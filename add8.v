==> flow/design.v <==
module add8 (clk, en, out, a, b);
	output [7:0] out;
        input clk,en;
	input  [7:0] a;
	input  [7:0] b;
        reg  [8:0] out1;
        assign out=out1[7:0];
        always@(posedge clk or negedge en)
	begin
        if(en==0)
	begin
        out1<=0;
        end
        else
        begin
	out1 <= a + b;
        end
	end
endmodule
* Step by step through the tools: add8 *
The steps from the RTL of add8 to its reports follow in flow order.
Lines are those of the file above, counted from 1.
Operators: Yosys type, input widths -> output width; for muxes data width and select width s.
Not given: n/a

inputs
  top = add8
  clock = clk
  library = sky130hd
  library corner = tt_025C_1v80

* After elaboration *
Yosys after proc, flatten, opt, wreduce and memory -nomap, before mapping. Enables and synchronous resets that opt folds into registers are not counted as muxes. Memory bits, and registers merged into a memory's read port (data or address), are not among the register bits. Print and check cells are not counted. Equal cells are merged and count once.

word-level totals
  word width x clocked read ports = 0
  bits of input ports = 18
  memory bits (read-only) = 0
  output and inout bits = 8
  register bits after elaboration = 8
  cells after elaboration = 2
  bits in latches = 0
  RAM bits = 0
  memories kept = 0

cells by class
  bitwise logic cells = 0
  mux-type cells = 0
  $mul = 0
  shift operators = 0
  $lt $le $gt $ge = 0
  div/mod/pow operators = 0
  $add $sub $neg = 1
  reductions and logical operators = 0
  eq/ne operators = 0

operators by type and width
  kind         count
  $add 8x8->8  1

* Longest topological paths *
Yosys ltp: most cells in a row. Word level: on the elaborated netlist, between registers, memories and ports. Mapped: between sequential cells and ports; inverters and the memories' decode and read muxes count.

depth
  depth in word-level cells = 1
  ABC_AREA = 0
  mapped depth = 6
  gate-level depth less buffers = 6

* After synthesis *
Yosys stat after the flow's synthesis: flattened, memories mapped to cells. It holds for the ABC_AREA given above (unset counts as 0); a run with the other value may have another netlist.
Totals and module areas in this step are rounded.

synthesis totals
  cells in the netlist = 50
  mapped area = 532 um2
  buffers = 0
  sequential area = 200 um2
  flip-flop cells = 8

cell types
  type                        count  total area (um2)
  sky130_fd_sc_hd__dfrtp_1    8      200.192
  sky130_fd_sc_hd__ha_1       7      87.584
  sky130_fd_sc_hd__a21oi_1    5      25.024
  sky130_fd_sc_hd__o211ai_1   3      22.522
  sky130_fd_sc_hd__fa_1       1      20.019
  sky130_fd_sc_hd__inv_1      5      18.768
  sky130_fd_sc_hd__xnor2_1    2      17.517
  sky130_fd_sc_hd__xor2_1     2      17.517
  sky130_fd_sc_hd__nor2b_4    1      13.763
  sky130_fd_sc_hd__o21ai_0    2      10.01
  sky130_fd_sc_hd__a221oi_1   1      8.758
  sky130_fd_sc_hd__o2bb2ai_1  1      8.758
  sky130_fd_sc_hd__o311ai_0   1      8.758
  sky130_fd_sc_hd__o311ai_1   1      8.758
  sky130_fd_sc_hd__o31a_1     1      8.758
  sky130_fd_sc_hd__a211oi_1   1      7.507
  sky130_fd_sc_hd__a21o_1     1      7.507
  sky130_fd_sc_hd__nor3b_1    1      7.507

Other cell types: 6; their cells: 6.

* Timing after synthesis *
Path of least setup slack by OpenSTA after synthesis, without wires, with an ideal clock, recovery checks aside; 20% of the period is set as input and as output delay. Where synthesis merged equal registers, the netlist keeps one of their names.

timing path post-synthesis
  path type = input -> register
  start = in a[0]
  end = reg out1[6]
  path buffers = 0
  path delay = 1,132 ps
  arrival = 1,436 ps
  period = 2,240 ps
  required time = 2,096 ps
  stages = 6
  slack = 660 ps
  period reached after synthesis = 1,580 ps

"path delay" is the arrival time less input delay plus setup time.
"stages": output pins that drive a net of the path, with the launching flip-flop's if there is one; two outputs of one cell count as two.
"period reached after synthesis" is the clock period less the worst setup slack; recovery checks do not enter. This is arithmetic on one report: input and output delays are still those of the set period (20% each).
The rows between start and end are the longest chain of elaborated cells between them; the timing report does not say that the signal goes this way. Where chains are equally long, one stands for them.
A line is the first line of the expression or statement that the cell stems from. Yosys adds cells for indexed reads and writes and turns some case tables into memories.

between the ends, post-synthesis
  cell sequence = sky130_fd_sc_hd__ha_1 sky130_fd_sc_hd__inv_1 sky130_fd_sc_hd__fa_1 sky130_fd_sc_hd__nor2b_4 sky130_fd_sc_hd__o31a_1 sky130_fd_sc_hd__o311ai_1
  length of the longest elaborated chain = 1
  elaborated cells on any way between the ends = 1
  those cells by class = add/sub (1)

RTL lines, path post-synthesis
  item                line  RTL
  start: declaration  4     input [7:0] a;
  $add 8x8->8         16    out1 <= a + b;
  end: assignment     12    out1<=0;
  end: assignment     16
  end: declaration    6     reg  [8:0] out1;

* Timing after layout *
From the final timing report of run A: the path of least setup slack in the routed layout; clock arrival at registers is part of the times.
The path's times are printed in steps of 10 ps; the period is the one set.

timing path post-layout
  path type = input -> register
  start = in a[1]
  end = reg out1[5]
  slack = 170 ps
  stages = 5
  path buffers = 1
  period = 1,810 ps
  arrival = 1,750 ps
  required time = 1,920 ps

The rows between start and end are the longest chain of elaborated cells between them; the timing report does not say that the signal goes this way. Where chains are equally long, one stands for them.

between the ends, post-layout
  cell sequence = sky130_fd_sc_hd__clkdlybuf4s50_1 sky130_fd_sc_hd__ha_1 sky130_fd_sc_hd__a211oi_4 sky130_fd_sc_hd__o21ai_0 sky130_fd_sc_hd__xor2_1
  length of the longest elaborated chain = 1
  elaborated cells on any way between the ends = 1
  those cells by class = add/sub (1)

RTL lines, path post-layout
  item                line  RTL
  start: declaration  4     input [7:0] a;
  $add 8x8->8         16    out1 <= a + b;
  end: assignment     12    out1<=0;
  end: assignment     16
  end: declaration    6     reg  [8:0] out1;

Record of 2 stored runs of the RTL-to-layout flow on add8, platform sky130hd. The runs are unordered. Constraints: input delay and output delay 20% of the set period each, output load 0.01 pF.
"achieved clock period" is the run's clock period less its worst setup slack. It is reckoned from that one timing run; input and output delays stay at 20% of the period that was set.
"overall power" rests on the timing tool's default activity at the inputs, not on a simulated workload.
Measured values are rounded.
Among the settings, - means not set for that run.

name                                    run A  run B
period_ns                               1.81   0.918
CORE_UTILIZATION                        38     40
SETUP_SLACK_MARGIN                      0.15   -
PLACE_DENSITY_LB_ADDON                  0.14   -
CORE_ASPECT_RATIO                       1.54   -
TNS_END_PERCENT                         15     -
GPL_TIMING_DRIVEN                       0      -
GPL_ROUTABILITY_DRIVEN                  1      -
CTS_CLUSTER_DIAMETER                    96     -
CAP_MARGIN                              20     20
CORE_MARGIN                             2      2
SLEW_MARGIN                             20     20
setup TNS (ps)                          0      -765
standard-cell area after routing (um2)  876    1,010
achieved clock period (ps)              1,641  1,132
post-layout utilization (%)             68.4   79.8
worst setup slack after layout (ps)     169    -214
overall power (mW)                      0.593  1.26
die footprint (um2)                     1,720  1,640
post-synthesis cell area (um2)          532    532
